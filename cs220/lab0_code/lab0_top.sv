==> flow/design.v <==
`timescale 1ns / 1ps
module counter #(
  parameter             N = 4,
  parameter             MAX = 15
)
(
  input logic           clk,
  input logic           rst,
  input logic           i_increase,
  output logic [N-1: 0] o_value,
  output logic          o_overflow
);
logic [N-1:0] cnt;
logic clear_cnt;
always_ff @(posedge clk) begin
  if ( rst ) begin
    cnt <= 0;
  end
  else begin
    if ( clear_cnt ) begin
      cnt <= 0;
    end
    else if ( i_increase ) begin
      cnt <= cnt + 1;
    end
  end
end
assign clear_cnt = (cnt == MAX) & i_increase;
assign o_overflow = clear_cnt;
assign o_value = cnt;
endmodule
`timescale 1ns / 1ps
module lab0_top (
  input  logic          clk,
  input  logic          rst,
  input  logic          i_dip,
  output logic [7:0]    o_led
);
logic timer_increase;
counter #(
  .N(27),
  .MAX(99999999)
)
timer (
  .clk(clk),
  .rst(rst),
  .i_increase(i_dip),
  .o_value(),
  .o_overflow(timer_increase)
);
logic count_increase;
assign count_increase = timer_increase;
logic [3:0] value0;
logic [3:0] value1;
logic overflow0;
logic overflow1;
counter #(
  .N(4),
  .MAX(15)
)
cnt0 (
  .clk(clk),
  .rst(rst),
  .i_increase(count_increase),
  .o_value(value0),
  .o_overflow(overflow0)
);
counter #(
  .N(4),
  .MAX(15)
)
cnt1 (
  .clk(clk),
  .rst(rst),
  .i_increase(overflow0),
  .o_value(value1),
  .o_overflow(overflow1)
);
assign o_led = {4'b0,value0};
endmodule
== From RTL to reports: lab0_top ==
The steps from the RTL of lab0_top to its reports follow in flow order.
Line numbers count from 1 in the design file above.
Operators carry their Yosys type and port widths (W data, S select, Z words).
The mark -- stands for no value.

* Top: lab0_top
* Clock input: clk
* Standard-cell library: sky130hd
* Library corner: tt_025C_1v80

== Word-level counts ==
Yosys after proc, flatten, opt, wreduce and memory -nomap, before mapping. Enables and synchronous resets that opt folds into registers are not counted as muxes. Memory bits, and registers merged into a memory's read port (data or address), are not among the register bits. Print and check cells are not counted. Equal cells are merged and count once.

* Add/sub/neg operators: 2
* Equality and inequality tests: 2
* Bitwise logic cells: 2
* Reduce/logical cells: 2

{| class="wikitable"
|+ Operator list
! cell !! count
|-
| $add A27 B1 Y27 const B || 1
|-
| $eq A27 B27 Y1 const B || 1
|-
| $reduce_or A2 Y1 || 2
|-
| $add A4 B1 Y4 const B || 1
|-
| $eq A4 B4 Y1 const B || 1
|-
| $and A1 B1 Y1 || 2
|}

* Flip-flop bits (word level): 31
* Output and inout port bits: 8
* Cells after elaboration: 10

== Longest topological paths ==
Longest topological path by Yosys (ltp), each cell counted once; first at word level (registers and memories cut), then after technology mapping (sequential cells cut; the memories' decode and read muxes count).

* Word-level depth: 4
* ABC_AREA: 1
* Mapped depth: 10
* Mapped depth without buffers: 10

== Synthesis result ==
The flow's flattened synthesis, as Yosys stat reports it; memories are mapped. The netlist is that of the ABC_AREA named above (0 if unset); the other value can give another one.
Totals and module areas in this step are rounded.

* Cell count: 263
* Mapped area: 1800 µm²
* Sequential area: 620 µm²
* Mapped flip-flops: 31

{| class="wikitable"
|+ Cells by type
! type !! count !! area in all (µm²)
|-
| sky130_fd_sc_hd__dfxtp_1 || 31 || 620.595
|-
| sky130_fd_sc_hd__nand2_1 || 65 || 243.984
|-
| sky130_fd_sc_hd__nor2_1 || 52 || 195.187
|-
| sky130_fd_sc_hd__nand3_1 || 19 || 95.091
|-
| sky130_fd_sc_hd__inv_1 || 24 || 90.086
|-
| sky130_fd_sc_hd__xor2_1 || 10 || 87.584
|-
| sky130_fd_sc_hd__a21oi_1 || 10 || 50.048
|-
| sky130_fd_sc_hd__nand4_1 || 8 || 50.048
|-
| sky130_fd_sc_hd__nor2_4 || 4 || 45.043
|-
| sky130_fd_sc_hd__nor3_2 || 4 || 40.038
|-
| sky130_fd_sc_hd__nor2_2 || 6 || 37.536
|-
| sky130_fd_sc_hd__buf_6 || 3 || 33.782
|-
| sky130_fd_sc_hd__buf_4 || 4 || 30.029
|-
| sky130_fd_sc_hd__nor3_1 || 6 || 30.029
|-
| sky130_fd_sc_hd__ha_1 || 2 || 25.024
|-
| sky130_fd_sc_hd__nand2_4 || 2 || 22.522
|-
| sky130_fd_sc_hd__xnor2_1 || 2 || 17.517
|-
| sky130_fd_sc_hd__nand2_2 || 2 || 12.512
|}

Other cell types: 8; their cells: 9.

== Timing after synthesis ==
Path of least setup slack by OpenSTA after synthesis, without wires, with an ideal clock, recovery checks aside; 20% of the period is set as input and as output delay. Where synthesis merged equal registers, the netlist keeps one of their names.

* Path kind: input port to flip-flop
* Start point: in i_dip
* End point: reg timer.cnt[22]
* Clock period: 4.3 ns
* Input delay: 0.860 ns
* Library setup time: 0.113 ns
* Launch time at the first pin: 0.860 ns
* Arrival: 1.645 ns
* Path slack: 2.542 ns
* Delay of the path: 0.898 ns
* Stages: 10
* Buffers on the path: 1
* Period reached after synthesis: 1.758 ns

"delay of the path" = arrival - input delay + setup time.
"stages": output pins that drive a net of the path, with the launching flip-flop's if there is one; two outputs of one cell count as two.
"period reached after synthesis" is the clock period less the worst setup slack; recovery checks do not enter. This is arithmetic on one report: input and output delays are still those of the set period (20% each).
Between the ends stands the longest chain of elaborated cells between them, by number of cells; it is not shown to be the way that was timed. Of several equally long chains one is given.
Each line given opens the expression or statement behind the cell; cells for indexed reads and writes are added by Yosys, which also makes memories of some case tables.
At most two assigning lines are given for a register; there are more.

* Cell sequence: sky130_fd_sc_hd__buf_6 sky130_fd_sc_hd__inv_2 sky130_fd_sc_hd__nor2_4 sky130_fd_sc_hd__nand2_1 sky130_fd_sc_hd__nor2_1 sky130_fd_sc_hd__nand2_1 sky130_fd_sc_hd__nor2_1 sky130_fd_sc_hd__nand2_1 sky130_fd_sc_hd__nand2_1 sky130_fd_sc_hd__nor2_1
* Cells in the longest elaborated chain: 2

{| class="wikitable"
|+ Ends and longest elaborated chain, post-synthesis
! item !! line !! RTL
|-
| start, declared || 36 || <nowiki>input  logic          i_dip,</nowiki>
|-
| $and A1 B1 Y1 || 28 || <nowiki>assign clear_cnt = (cnt == MAX) & i_increase;</nowiki>
|-
| $reduce_or A2 Y1 || -- ||
|-
| end, assigned || 21 || <nowiki>cnt <= 0;</nowiki>
|-
| end, assigned || 24 || <nowiki>cnt <= cnt + 1;</nowiki>
|-
| end, declared || 13 || <nowiki>logic [N-1:0] cnt;</nowiki>
|}

== Worst path after layout ==
Path of least setup slack in the final report of flow run 1 (OpenROAD, finished layout, wires in). Where an end is a register, its clock arrival counts in the times.

* Path kind: flip-flop to flip-flop
* Start point: reg timer.cnt[1]
* End point: reg timer.cnt[18]
* Clock period: 1.2 ns
* Library setup time: 0.11 ns
* Launch time at the first pin: 0.28 ns
* Arrival: 1.55 ns
* Path slack: -0.18 ns
* Stages: 10
* Buffers on the path: 1

Between the ends stands the longest chain of elaborated cells between them, by number of cells; it is not shown to be the way that was timed. Of several equally long chains one is given.
At most two assigning lines are given for a register; there are more.

* Cell sequence: sky130_fd_sc_hd__dfxtp_4 sky130_fd_sc_hd__ha_4 sky130_fd_sc_hd__inv_4 sky130_fd_sc_hd__nor2_4 sky130_fd_sc_hd__nand2_4 sky130_fd_sc_hd__nor2_4 sky130_fd_sc_hd__nand2_4 sky130_fd_sc_hd__nand2_8 sky130_fd_sc_hd__buf_6 sky130_fd_sc_hd__nor3_2
* Cells in the longest elaborated chain: 3

{| class="wikitable"
|+ Ends and longest elaborated chain, after layout
! item !! line !! RTL
|-
| start, declared || 13 || <nowiki>logic [N-1:0] cnt;</nowiki>
|-
| start, assigned || 17 || <nowiki>cnt <= 0;</nowiki>
|-
| start, assigned || 24 || <nowiki>cnt <= cnt + 1;</nowiki>
|-
| $eq A27 B27 Y1 || 28 || <nowiki>assign clear_cnt = (cnt == MAX) & i_increase;</nowiki>
|-
| $and A1 B1 Y1 || 28 ||
|-
| $reduce_or A2 Y1 || -- ||
|-
| end, assigned || 21 || <nowiki>cnt <= 0;</nowiki>
|-
| end, assigned || 24 ||
|-
| end, declared || 13 ||
|}

Memo
Re: implementation data of lab0_top

Record of 2 stored runs of the RTL-to-layout flow on lab0_top, platform sky130hd. The runs are unordered. Constraints: input delay and output delay 20% of the set period each, output load 0.01 pF.
"achieved clock period" = clock period - worst setup slack. The figure is calculated, with input and output delays left at 20% of the set period.
"worst setup path time" means the part of the period allowed to the worst setup path (the constraints hold back 20% at inputs and 20% at outputs) less its slack; where the path has registers, the arrival times of their clocks count too.
"power" is the tool's figure for a default switching activity; nothing was simulated.
Measured values are rounded.

Flow run 1
==> flow/run.sh <==
#!/bin/bash
# the make line also repeats the synthesis and layout settings of config.mk as NAME=value (left out here)
make -C /OpenROAD-flow-scripts/flow DESIGN_CONFIG=/design/flow/config.mk WORK_HOME=/design/flow/orfs CLKGATE_MAP_FILE= finish
==> flow/config.mk <==
export PLATFORM = sky130hd
export DESIGN_NAME = lab0_top
export DESIGN_NICKNAME = lab0_top
export VERILOG_FILES = /design/flow/design.v
export SDC_FILE = /design/flow/constraint.sdc
export NUM_CORES = 4
export LEC_CHECK = 0
export ABC_AREA = 1
export CAP_MARGIN = 35
export CORE_MARGIN = 2
export CORE_UTILIZATION = 25
export CTS_CLUSTER_SIZE = 31
export GPL_ROUTABILITY_DRIVEN = 0
export PLACE_DENSITY_LB_ADDON = 0.29
export SETUP_SLACK_MARGIN = 0.12
export SLEW_MARGIN = 20
==> flow/constraint.sdc <==
create_clock -name core_clock -period 1.2 [get_ports {clk}]
set_input_delay 0.2400 -clock core_clock [delete_from_list [all_inputs] [get_ports {clk}]]
set_output_delay 0.2400 -clock core_clock [all_outputs]
set_load 0.01 [all_outputs]

==> results of flow run 1 <==
chip area after synthesis (Yosys): 1800 µm²
die area: 7800 µm²
standard-cell area of the final layout: 2800 µm²
utilization: 41 %
worst setup slack after layout: -0.18 ns
total negative slack: -4.7 ns
worst hold slack: 0.50 ns
power: 2300 µW
achieved clock period: 1.378 ns
worst setup path time: 1.38 ns
worst setup path kind: flip-flop to flip-flop

Flow run 2
==> flow/run.sh <==
#!/bin/bash
# the make line also repeats the synthesis and layout settings of config.mk as NAME=value (left out here)
make -C /OpenROAD-flow-scripts/flow DESIGN_CONFIG=/design/flow/config.mk WORK_HOME=/design/flow/orfs CLKGATE_MAP_FILE= finish
==> flow/config.mk <==
export PLATFORM = sky130hd
export DESIGN_NAME = lab0_top
export DESIGN_NICKNAME = lab0_top
export VERILOG_FILES = /design/flow/design.v
export SDC_FILE = /design/flow/constraint.sdc
export NUM_CORES = 4
export LEC_CHECK = 0
export CAP_MARGIN = 20
export CORE_MARGIN = 2
export CORE_UTILIZATION = 40
export SLEW_MARGIN = 20
==> flow/constraint.sdc <==
create_clock -name core_clock -period 2.98 [get_ports {clk}]
set_input_delay 0.5960 -clock core_clock [delete_from_list [all_inputs] [get_ports {clk}]]
set_output_delay 0.5960 -clock core_clock [all_outputs]
set_load 0.01 [all_outputs]

==> results of flow run 2 <==
chip area after synthesis (Yosys): 1600 µm²
die area: 4400 µm²
standard-cell area of the final layout: 1800 µm²
utilization: 47 %
worst setup slack after layout: 0.60 ns
total negative slack: 0.000 ns
worst hold slack: 0.51 ns
power: 780 µW
achieved clock period: 2.380 ns
worst setup path time: 2.38 ns
worst setup path kind: flip-flop to flip-flop
