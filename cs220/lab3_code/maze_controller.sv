==> flow/design.v <==
`timescale 1ns/1ps
module maze_controller(
  input clk,
  input rst,
  input  i_control,
  input  i_up,
  input  i_down,
  input  i_left,
  input  i_right,
  output logic        o_rom_en,
  output logic [10:0] o_rom_addr,
  input  logic [15:0] i_rom_data,
  output logic [5:0] o_player_bcol,
  output logic [5:0] o_player_brow,
  input  logic [5:0] i_exit_bcol,
  input  logic [5:0] i_exit_brow,
  output logic [7:0] o_leds
);
logic pressed,up_down,finished;
logic [1:0] count_i_control;
logic [5:0] new_bcol,curr_bcol;
logic [5:0] new_brow,curr_brow;
enum logic [3:0] {
IDLE = 1,
PLAY = 2,
UP = 3,
DOWN = 4,
LEFT = 5,
RIGHT = 6,
READROM = 7,
CHECK = 8,
UPDATE = 9,
END = 10
} currentState, nextState;
always_ff @(posedge clk) begin
    if (rst) begin 
        currentState <= IDLE;
        nextState <= IDLE;
        o_player_bcol <= 1;
        o_player_brow <= 0;
        count_i_control <= 0;
        pressed <= 0;
        new_bcol <= 1;
        new_brow <= 0;
        up_down <= 0;
        curr_bcol <= 1;
        curr_brow <= 0;
        finished <= 0;
    end
    else begin
        case (currentState)
            IDLE: begin 
                if(count_i_control == 0 && !finished) begin
                    o_player_bcol <= 1;
                    o_player_brow <= 1;
                    curr_bcol <= 1;
                    curr_brow <= 0;
                end       
                if(count_i_control == 0 && finished) begin
                    o_player_bcol <= 1;
                    o_player_brow <= 0;
                    curr_bcol <= 1;
                    curr_brow <= 0;
                end  
                if(pressed) begin
                    count_i_control <= 0;
                    pressed <= 0;
                end
                if(count_i_control < 3 && i_control) begin
                    count_i_control <= count_i_control + 1;                
                end
                if(count_i_control == 3 && !pressed) begin
                    count_i_control <= 0;
                    nextState <= PLAY;
                end
            end
            PLAY: begin
                new_bcol <= curr_bcol;
                new_brow <= curr_brow; 
                if (i_up) begin 
                    pressed <= 1;
                    nextState <= UP;
                end
                else if(i_down) begin
                    pressed <= 1;
                    nextState <= DOWN;
                end
                else if(i_left) begin
                    pressed <= 1;
                    nextState <= LEFT;
                end
                else if(i_right) begin
                    pressed <= 1;
                    nextState <= RIGHT;                
                end
                if(o_player_bcol == i_exit_bcol && o_player_brow == i_exit_brow) begin
                    nextState <= END;
                end
            end
            UP: begin
               new_brow <= curr_brow - 1;
               up_down <= 1; 
               nextState <= READROM;
            end
            DOWN: begin
                new_brow <= curr_brow + 1; 
                up_down <= 1;
                nextState <= READROM;       
            end
            LEFT: begin
                new_bcol <= curr_bcol - 1; 
                up_down <= 0;
                nextState <= READROM;
            end
            RIGHT: begin
                new_bcol <= curr_bcol + 1;
                up_down <= 0;
                nextState <= READROM; 
            end
            READROM: begin
                o_rom_en <= 1;
                o_rom_addr <= new_bcol + new_brow + (new_bcol*31);
                nextState <= CHECK;
            end
            CHECK: begin
                if((i_rom_data[15:12] == 0 && i_rom_data[11:8] == 0 && i_rom_data[7:4] == 0) || new_bcol < 0 || new_brow < 0 || new_bcol > 39 || new_brow > 29) begin
                    nextState <= PLAY;
                end
                else begin
                    nextState <= UPDATE;
                end
            end
            UPDATE: begin
                if(!up_down) begin
                    curr_bcol <= new_bcol;
                    o_player_bcol <= new_bcol;
                end
                else begin
                    curr_brow <= new_brow;
                    o_player_brow <= new_brow;
                end
                nextState <= PLAY;
            end
            END: begin
                if(i_control) begin
                   finished <= 1;
                   nextState <= IDLE; 
                end
            end
            default: begin 
                nextState <= IDLE;
            end
        endcase
        currentState <= nextState;
    end
end
always_comb begin
end
endmodule
Tool chain data of maze_controller
What the tools print for maze_controller, step after step.
Lines are those of the file above, counted from 1.
Cell names lack the library's common part.
The mark n/a stands for no value.
Set-up
  top module: maze_controller
  clock port: clk
  standard-cell library: sky130hd
  library corner: tt_025C_1v80

Elaborated design
Source: Yosys, flattened and elaborated, memories not mapped. Widths are those after wreduce. Registers that Yosys merges into a memory's read port (data or address) are not register bits. Print and check cells do not count. Equal cells are merged and count once.
Word-level totals
  flip-flop bits (word level): 54
  input port bits: 35
  output and inout bits: 32
  cells after elaboration: 109
Operators by class
  add/sub/neg operators: 7
  multiply operators: 1
  $lt $le $gt $ge: 5
  eq/ne operators: 20
  muxes and demuxes: 30
  bitwise operators: 1
  reduce/logical cells: 33
Operators with widths (number)
  multiplier 6 x 5 -> 11 bit with constant B: 1
  two-way mux 6 bit: 7
  parallel mux 6 bit (select 3 bit): 2
  parallel mux 6 bit (select 2 bit): 3
  two-way mux 4 bit: 8
  parallel mux 4 bit (select 7 bit): 1
  == test 4 x 3 -> 1 bit with constant B: 4
  == test 4 bit with constant B: 3
  zero test 4 bit: 3
  adder 6 x 1 -> 6 bit with constant B: 2
  subtractor 6 x 1 -> 6 bit with constant B: 2
  less-than comparator 6 x 1 -> 1 bit with constant B: 2
  == test 6 bit: 2
  adder 7 x 11 -> 11 bit: 1
  AND reduction 3 bit: 3
  nonzero test 3 bit: 3
  != test 2 bit with constant B: 4
  AND reduction 2 bit: 4
  == test 4 x 2 -> 1 bit with constant B: 2
  logical AND 1 bit: 7
  adder 6 x 6 -> 7 bit: 1
  nonzero test 2 bit: 3
  > comparator 6 x 5 -> 1 bit with constant B: 1
  > comparator 6 bit with constant B: 1
  != test 6 bit with constant B: 1
  two-way mux 2 bit: 3
  != test 5 bit with constant B: 1
  logical OR 1 bit: 4
Other operator kinds: 12; their cells: 18.

Logic depth
Yosys ltp: most cells in a row. Word level: on the elaborated netlist, between registers, memories and ports. Mapped: between sequential cells and ports; inverters and the memories' decode and read muxes count.
Logic depth
  depth in word-level cells: 9
  ABC_AREA: 0
  mapped depth: 16
  gate-level depth less buffers: 16

Netlist
Source: synth_stat.txt of the flow (Yosys; design flattened, memories mapped). It holds for the ABC_AREA given above (unset counts as 0); a run with the other value may have another netlist.
Totals and module areas in this step are rounded.
Synthesis totals
  mapped cells: 423
  synthesis area: 3960 µm²
  sequential part of the area: 1090 µm²
  flip-flop cells: 49
  buffers: 29
Cell types
  dfxtp_1: number 38, area in all 760.73 µm²
  ha_1: number 47, area in all 588.064 µm²
  fa_1: number 18, area in all 360.346 µm²
  edfxtp_1: number 11, area in all 330.317 µm²
  a21oi_1: number 32, area in all 160.154 µm²
  xor2_1: number 17, area in all 148.893 µm²
  xnor2_1: number 16, area in all 140.134 µm²
  nor2_1: number 35, area in all 131.376 µm²
  inv_1: number 33, area in all 123.869 µm²
  buf_4: number 15, area in all 112.608 µm²
  nand2_1: number 26, area in all 97.594 µm²
  a211oi_1: number 9, area in all 67.565 µm²
  a21o_1: number 9, area in all 67.565 µm²
  a22oi_1: number 8, area in all 60.058 µm²
  nor2b_1: number 9, area in all 56.304 µm²
  nand3_1: number 11, area in all 55.053 µm²
  mux2i_1: number 5, area in all 50.048 µm²
  nor4_2: number 3, area in all 37.536 µm²
Not listed: further types 43, cells in them 81.

Worst setup path after synthesis
Path of least setup slack by OpenSTA after synthesis, without wires, with an ideal clock, recovery checks aside; 20% of the period is set as input and as output delay. Where synthesis merged equal registers, the netlist keeps one of their names.
Path after synthesis
  path type: reg2reg
  start: reg new_bcol[3]
  end: reg o_rom_addr[9]
  clock period: 4.91 ns
  library setup time: 0.264 ns
  launch time at the first pin: 0.000 ns
  data arrival time: 3.855 ns
  data required time: 4.646 ns
  setup slack: 0.792 ns
  path delay: 4.119 ns
  stages on the path: 15
  path buffers: 0
  period reached after synthesis: 4.118 ns
"path delay" is the arrival time less input delay plus setup time.
"stages on the path": output pins that drive a net of the path, with the launching flip-flop's if there is one; two outputs of one cell count as two.
"period reached after synthesis" = period - worst setup slack (recovery checks aside). The figure is calculated, with input and output delays left at 20% of the set period.
Between the ends stands the longest chain of elaborated cells between them, by number of cells; it is not shown to be the way that was timed. Of several equally long chains one is given.
Each line given opens the expression or statement behind the cell; cells for indexed reads and writes are added by Yosys, which also makes memories of some case tables.
A register here has more assigning lines than the two given.
On the way, after synthesis
  cell sequence: dfxtp_1 -> inv_1 -> fa_1 -> inv_1 -> fa_1 -> inv_1 -> fa_1 -> fa_1 -> inv_1 -> ha_1 -> nand2_1 -> o21ai_1 -> or4_1 -> o311ai_1 -> xnor2_1
  length of the longest elaborated chain: 2
  elaborated cells between the ends (all ways): 3
  RTL lines with such cells: 1
  those cells by class: add/sub (2); mul (1)
RTL lines, path after synthesis
  from (decl): RTL line 21  | logic [5:0] new_bcol,curr_bcol;
  from (assign): RTL line 78  | new_bcol <= curr_bcol;
  from (assign): RTL line 111  | new_bcol <= curr_bcol - 1;
  multiplier 6 x 5 -> 11 bit: RTL line 122  | o_rom_addr <= new_bcol + new_brow + (new_bcol*31);
  adder 7 x 11 -> 11 bit: RTL line 122
  to (assign): RTL line 122
  to (decl): RTL line 11  | output logic [10:0] o_rom_addr,

Worst path after layout
From the final timing report of stored run 2: the path of least setup slack in the routed layout; clock arrival at registers is part of the times.
Path post-layout
  path type: reg2reg
  start: reg new_bcol[1]
  end: reg o_rom_addr[9]
  clock period: 2.86 ns
  library setup time: 0.25 ns
  launch time at the first pin: 0.30 ns
  data arrival time: 4.01 ns
  data required time: 2.92 ns
  setup slack: -1.09 ns
  stages on the path: 15
  path buffers: 0
Between the ends stands the longest chain of elaborated cells between them, by number of cells; it is not shown to be the way that was timed. Of several equally long chains one is given.
A register here has more assigning lines than the two given.
On the way, post-layout
  cell sequence: dfxtp_4 -> inv_4 -> fa_1 -> inv_2 -> fa_1 -> inv_1 -> fa_1 -> fa_1 -> inv_2 -> ha_4 -> nand2_2 -> o21ai_2 -> or4_1 -> o311ai_2 -> xnor2_1
  length of the longest elaborated chain: 2
  elaborated cells between the ends (all ways): 3
  RTL lines with such cells: 1
  those cells by class: add/sub (2); mul (1)
RTL lines, path post-layout
  from (decl): RTL line 21  | logic [5:0] new_bcol,curr_bcol;
  from (assign): RTL line 78  | new_bcol <= curr_bcol;
  from (assign): RTL line 111  | new_bcol <= curr_bcol - 1;
  multiplier 6 x 5 -> 11 bit: RTL line 122  | o_rom_addr <= new_bcol + new_brow + (new_bcol*31);
  adder 7 x 11 -> 11 bit: RTL line 122
  to (assign): RTL line 122
  to (decl): RTL line 11  | output logic [10:0] o_rom_addr,

--- measured runs ---
Record of 2 stored runs of the RTL-to-layout flow on maze_controller, platform sky130hd. The runs are unordered. Constraints: input delay and output delay 20% of the set period each, output load 0.01 pF.
"reached clock period" is the run's clock period less its worst setup slack. It is reckoned from that one timing run; input and output delays stay at 20% of the period that was set.
"time of the worst setup path" is the time allowed to the run's worst setup path (the clock period less input and output delay, where it has them) less its slack. Clock arrival times count: a late capture clock shortens it, a late launch clock lengthens it.
By "overall power" is meant OpenSTA's value without simulated activity: inputs other than the clock are taken to toggle once in ten clock periods, and the tool carries that through the logic.
Results are given in rounded form.

==> stored run 1: settings <==
{ "period_ns": 5.07, "CORE_UTILIZATION": 72, "SETUP_SLACK_MARGIN": -0.11, "PLACE_DENSITY_LB_ADDON": 0.13, "CORE_ASPECT_RATIO": 1.2, "CORE_MARGIN": 4, "CELL_PAD_IN_SITES_DETAIL_PLACEMENT": 2, "GPL_ROUTABILITY_DRIVEN": 0, "CTS_CLUSTER_SIZE": 76, "SLEW_MARGIN": 35, "MIN_ROUTING_LAYER": "met1", "MAX_ROUTING_LAYER": "met4", "CAP_MARGIN": 20 }
==> stored run 1: results <==
incomplete, placement halted on DPL-0033

==> stored run 2: settings <==
{ "period_ns": 2.86, "CORE_UTILIZATION": 49, "SETUP_SLACK_MARGIN": 0.23, "CORE_MARGIN": 8, "CELL_PAD_IN_SITES_DETAIL_PLACEMENT": 1, "GPL_ROUTABILITY_DRIVEN": 0, "CTS_CLUSTER_SIZE": 88, "CTS_CLUSTER_DIAMETER": 343, "MIN_ROUTING_LAYER": "met2", "CAP_MARGIN": 20, "SLEW_MARGIN": 20 }
==> stored run 2: results <==
area of the synthesized netlist: 3,960 µm²
area of the die: 11,200 µm²
area of the standard cells in the finished layout: 5,170 µm²
final utilization: 64.5 %
setup slack of the critical path: -1.09 ns
setup TNS: -6.24 ns
worst hold slack in the final report: 0.450 ns
overall power: 0.00213 W
reached clock period: 3.953 ns
time of the worst setup path: 3.95 ns
kind of the worst setup path: reg2reg
--- end ---
